==> flow/design.v <==
`timescale 1ns / 1ps
module uart_TX#(
    parameter DATA_SIZE = 8,
    parameter STOP_BIT_COUNT = 2,
    parameter BAUD_RATE_COUNTER = 10415  
)(
    input wire clk,
    input wire reset,
    input wire [DATA_SIZE-1:0] data_in,
    input wire loadDataBtn,
    input wire transferStartBtn,
    output reg tx,
    output wire [DATA_SIZE-1:0] tx_led
);
reg [1:0] state = 0;
localparam idle = 2'b00;
localparam start = 2'b01;
localparam data = 2'b10;
localparam stop = 2'b11;
reg[DATA_SIZE-1:0] TXBUF = 0;
reg[3:0] data_index = 0;
reg[$clog2(BAUD_RATE_COUNTER):0] counter = 0;
reg[$clog2(STOP_BIT_COUNT):0] stop_bit_counter = 0;
reg [19:0] debounce_counter_load = 0;
reg debounced_loadDataBtn;
reg [19:0] debounce_counter_trans = 0;
reg debounced_transferStartBtn;
assign tx_led = TXBUF;
always @(posedge clk) begin
    if (loadDataBtn != debounced_loadDataBtn) begin
        debounce_counter_load <= debounce_counter_load + 1;
        if (debounce_counter_load == 20'd1000000) begin
            debounced_loadDataBtn <= loadDataBtn;
            debounce_counter_load <= 0;
        end
    end else begin
        debounce_counter_load <= 0;
    end
    if (transferStartBtn != debounced_transferStartBtn) begin
        debounce_counter_trans <= debounce_counter_trans + 1;
        if (debounce_counter_trans == 20'd1000000) begin
            debounced_transferStartBtn <= transferStartBtn;
            debounce_counter_trans <= 0;
        end
    end else begin
        debounce_counter_trans <= 0;
    end
    if(reset) begin
    state <= idle;
    tx <= 1'b1;
    counter <= 0;
    stop_bit_counter <= 0;
    data_index <= 0;
    TXBUF <= 0;
    end
    else begin
        case(state)
            idle: begin
                tx <= 1'b1;
                if(debounced_loadDataBtn) begin
                    TXBUF <= data_in;
                end
                if(debounced_transferStartBtn) begin
                    state <= start;
                    counter <= 0;
                end
            end
            start:begin
                tx <= 1'b0; 
                if(counter < BAUD_RATE_COUNTER - 1) begin
                    counter <= counter + 1;
                end else begin
                    counter <= 0;
                    state <= data;
                    data_index <= 0;
                end
            end
            data:begin
                tx <= TXBUF[data_index];
                if(counter < BAUD_RATE_COUNTER - 1) begin
                    counter <= counter + 1;
                end else begin
                    counter <= 0;
                    if(data_index < DATA_SIZE) begin
                        data_index <= data_index + 1;
                    end else begin
                        state <= stop;
                        stop_bit_counter <= 0;
                    end
                end
            end
            stop:begin
                tx<= 1'b1;  
                if(counter < BAUD_RATE_COUNTER - 1) begin
                    counter <= counter + 1;
                end else begin
                    if(stop_bit_counter < STOP_BIT_COUNT - 1 ) begin 
                        stop_bit_counter <= stop_bit_counter + 1;
                        counter <= 0;
                    end else begin
                        state <= idle;
                    end
                end
            end
            default : state <= idle;
        endcase
    end
end
endmodule
`timescale 1ns / 1ps
module uart_RX#(
    parameter DATA_SIZE = 8,
    parameter STOP_BIT_COUNT = 2,
    parameter BAUD_RATE_COUNTER = 10415  
)(
    input wire clk,
    input wire reset,
    input wire txInput,
    output wire [DATA_SIZE-1:0] outputLed
);
reg[1:0] state = 0;
localparam idle = 2'b00;
localparam start = 2'b01;
localparam read = 2'b10;
localparam stop = 2'b11;
reg[DATA_SIZE-1:0] RXBUF;
reg[3:0] read_index;
reg[$clog2(BAUD_RATE_COUNTER):0] counter = 0;
reg[$clog2(STOP_BIT_COUNT):0] stop_bit_counter = 0;
assign outputLed = RXBUF;
always @(posedge clk) begin
    if(reset)begin
        state <= idle;
        RXBUF <= 0;
        read_index <= 0;
        counter <= 0;
        stop_bit_counter <= 0;
    end else begin
        case(state)
            idle: begin
                if(txInput == 0) begin
                    counter <= 0;
                    state <= start;
                end
                read_index <= 0;
            end
            start: begin
                if(counter > (BAUD_RATE_COUNTER/2)) begin
                    if(txInput == 0) begin
                        state <= read;
                    end else begin
                        state <= idle;
                    end
                    counter <= 0;
                end else begin
                    counter <= counter + 1;
                end
            end
            read: begin
                if(counter < BAUD_RATE_COUNTER) begin
                    counter <= counter + 1;
                end else begin
                    if(read_index < DATA_SIZE) begin
                        RXBUF[read_index] <= txInput;
                        read_index <= read_index + 1;
                    end else begin
                        state <= stop;
                        stop_bit_counter <= 0;
                    end
                    counter <= 0;
                end
            end
            stop: begin
                if(counter < BAUD_RATE_COUNTER) begin
                    counter <= counter + 1;
                end else begin
                    if(stop_bit_counter < STOP_BIT_COUNT - 1 ) begin 
                        stop_bit_counter <= stop_bit_counter + 1;
                        counter <= 0;
                    end else begin
                        state <= idle;
                    end
                end
            end
            default : state <= idle;
        endcase
    end
end
endmodule
`timescale 1ns / 1ps
module uart_Top
#(
    parameter DATA_SIZE = 8,
    parameter STOP_BIT_COUNT = 2,
    parameter BAUD_RATE_COUNTER = 10415
)
(
    input wire [15:0] sw,
    output wire[15:0] LED,
    input wire btnD,btnC,
    input wire clk,
    inout wire [3:4] JA
);  
    uart_TX#(
        .DATA_SIZE(DATA_SIZE),
        .STOP_BIT_COUNT(STOP_BIT_COUNT),
        .BAUD_RATE_COUNTER(BAUD_RATE_COUNTER)
    ) transmit (
        .clk(clk),
        .reset(sw[15]),
        .data_in(sw[7:0]),
        .loadDataBtn(btnD),
        .transferStartBtn(btnC),
        .tx(JA[3]),
        .tx_led(LED[7:0])
    );
    uart_RX#(
        .DATA_SIZE(DATA_SIZE),
        .BAUD_RATE_COUNTER(BAUD_RATE_COUNTER)
    ) recieve (
        .clk(clk),
        .reset(sw[15]),
        .txInput(JA[4]),
        .outputLed(LED[15:8])
    );
endmodule
* Tool chain data of uart_Top
The steps from the RTL of uart_Top to its reports follow in flow order.
Lines are those of the file above, counted from 1.
Library cell names are shortened.
Not given: -
- Top :: uart_Top
- Clock input :: clk
- Cell library :: sky130hd
- Library corner :: tt_025C_1v80

* Elaborated design
Yosys after proc, flatten, opt, wreduce and memory -nomap, before mapping. Memory bits, and registers merged into a memory's read port (data or address), are not among the register bits. Print and check cells are not counted.
- Output and inout port bits :: 18
- Bits of input ports :: 19
- Cells after elaboration :: 140
- Register bits :: 105
- Order comparisons :: 7
- Shift operators :: 3
- Bitwise gates (word level) :: 6
- Reductions and logical operators :: 25
- $add $sub $neg :: 9
- Muxes and demuxes :: 47
- Equality and inequality tests :: 28
** Operators by type and width (number)
- 15-bit two-way mux :: 9
- 15-bit case mux with 4-bit select :: 1
- 15-bit case mux with 3-bit select :: 1
- 2-bit two-way mux :: 21
- 20-bit by 1-bit adder with 20-bit output (second input constant) :: 2
- 20-bit == test (second input constant) :: 2
- 15-bit by 1-bit adder with 15-bit output (second input constant) :: 2
- 15-bit by 14-bit < comparator with 1-bit output (second input constant) :: 2
- 8-bit two-way mux :: 3
- 2-bit inequality test (second input constant) :: 10
- 4-bit two-way mux :: 5
- 4-bit case mux with 2-bit select :: 2
- 2-bit case mux with 4-bit select :: 2
- 15-bit by 13-bit greater-than comparator with 1-bit output (second input constant) :: 1
- 7-bit AND reduction :: 2
- 2-bit by 1-bit inequality test with 1-bit output (second input constant) :: 6
- 3-bit AND reduction :: 4
- 5-bit AND reduction :: 2
- 1-bit by 5-bit variable shift with 8-bit output :: 1
- 1-bit by 5-bit variable shift with 8-bit output (first input constant) :: 1
- 2-bit == test (second input constant) :: 4
- 2-bit nonzero test :: 4
- 2-bit OR reduction :: 4
- 4-bit by 1-bit adder with 4-bit output (second input constant) :: 2
- 4-bit < comparator (second input constant) :: 2
- 4-bit nonzero test :: 2
- 8-bit by 4-bit indexed select with 1-bit output :: 1
- 8-bit AND :: 1
Other operator kinds: 15; their cells: 26.

* Logic depth
Longest topological path by Yosys (ltp), each cell counted once; first at word level (registers and memories cut), then after technology mapping (sequential cells cut; the memories' decode and read muxes count).
- Depth after elaboration :: 8
- ABC_AREA :: 0
- Depth in mapped cells :: 8
- Depth with buffers taken out :: 7

* Netlist
Source: synth_stat.txt of the flow (Yosys; design flattened, memories mapped). It holds for the ABC_AREA given above (unset counts as 0); a run with the other value may have another netlist.
** Cell types (number)
- dfxtp_1 :: 103
- nor2_1 :: 69
- nand3_1 :: 50
- nand2_1 :: 66
- ha_1 :: 18
- a21oi_1 :: 42
- xnor2_1 :: 21
- xor2_1 :: 18
- or4_1 :: 19
- o31ai_1 :: 18
- inv_1 :: 31
- o21ai_0 :: 23
- a21oi_2 :: 10
- nand4_1 :: 13
- nor2b_1 :: 12
- nor3_1 :: 15
- mux2i_1 :: 7
- or3_1 :: 10
Not listed: further types 47, cells in them 115.
- Cell count :: 660
- Flip-flop cells :: 105
- Chip area (Yosys) :: 0.0055103 mm^2
By module: a second synthesis without flattening, with its own total; a netlist apart from the flattened one above.
- Cells (unflattened synthesis) :: 652
- Area (unflattened synthesis) :: 0.0054652 mm^2
Each row is one instance without its submodules.
** Modules
- uart_TX :: times used 1, cells 429, seq. area 0.0015014 mm^2, area 0.0036272 mm^2
- uart_RX :: times used 1, cells 223, seq. area 0.0006206 mm^2, area 0.001838 mm^2
- uart_Top :: times used 1, cells 0, seq. area 0 mm^2, area 0 mm^2

* Path before layout
OpenSTA on the mapped netlist: ideal clock, no wires. The path of least setup slack (recovery checks aside). Input and output delay are each 20% of the period. Register names are those of the netlist, which keeps one name where synthesis merged equal registers.
- Path type :: register to register
- From :: register transmit.state[0]
- To :: register transmit.state[0]
- Period :: 3000 ps
- Delay of the path :: 1911 ps
- Launch time at the first pin :: 0 ps
- Setup time :: 59 ps
- Data arrival time :: 1852 ps
- Buffers on the path :: 1
- Data required time :: 2941 ps
- Stages on the path :: 9
- Path slack :: 1090 ps
- Period reached after synthesis :: 1910 ps
"delay of the path" = arrival - input delay + setup time.
"stages on the path" counts driving pins, that of a launching flip-flop among them; a cell with two outputs on the path counts twice.
"period reached after synthesis" is the clock period less the worst setup slack; recovery checks do not enter. This is arithmetic on one report: input and output delays are still those of the set period (20% each).
The rows between start and end are the longest chain of elaborated cells between them; the timing report does not say that the signal goes this way. Where chains are equally long, one stands for them.
Each line given opens the expression or statement behind the cell; cells for indexed reads and writes are added by Yosys, which also makes memories of some case tables.
At most two assigning lines are given for a register; there are more.
- Cells stage by stage :: dfxtp_1 -> inv_1 -> ha_1 -> nor2b_1 -> clkbuf_1 -> a221oi_1 -> inv_1 -> o32ai_1 -> o221a_2
- Length of the longest elaborated chain :: 3
- Elaborated cells on any way between the ends :: 13
- RTL lines with such cells :: 1
- Those cells by class :: 9 x eq/ne; 1 x mux; 3 x reduce/logical
** Ends and longest elaborated chain, post-synthesis
- start: declaration :: line 15 : reg [1:0] state = 0;
- start: assignment :: line 49 : state <= idle;
- start: assignment :: line 64 : state <= start;
- 2-bit == test :: line 57 : case(state)
- 2-bit inequality test
- 7-bit AND reduction
- end: assignment :: line 49
- end: assignment :: line 64
- end: declaration :: line 15

Wiki page: uart_Top / flow data

Module uart_Top, platform sky130hd: 2 stored runs of the flow (Yosys, OpenROAD) with differing settings, in no particular order. Input and output delays are each 20% of the period that was set; the output load is 0.01 pF.

** Run A
- Settings :: period_ns=2.96; CORE_UTILIZATION=41; PLACE_DENSITY_LB_ADDON=0.29; CORE_ASPECT_RATIO=0.74; TNS_END_PERCENT=50; GPL_TIMING_DRIVEN=0; CTS_CLUSTER_DIAMETER=56; MAX_ROUTING_LAYER=met4; CAP_MARGIN=20; CORE_MARGIN=2; SLEW_MARGIN=20
- Outcome :: stopped before the end: routing reported RSZ-0074

** Run B
- Settings :: period_ns=2.25; CORE_UTILIZATION=51; SETUP_SLACK_MARGIN=0.53; PLACE_DENSITY_LB_ADDON=0.25; CORE_ASPECT_RATIO=1.27; CELL_PAD_IN_SITES_DETAIL_PLACEMENT=0; ABC_AREA=0; GPL_TIMING_DRIVEN=0; CAP_MARGIN=5; MIN_ROUTING_LAYER=met1; MAX_ROUTING_LAYER=met4; CORE_MARGIN=2; SLEW_MARGIN=20
- Outcome :: stopped before the end: routing reported RSZ-0074
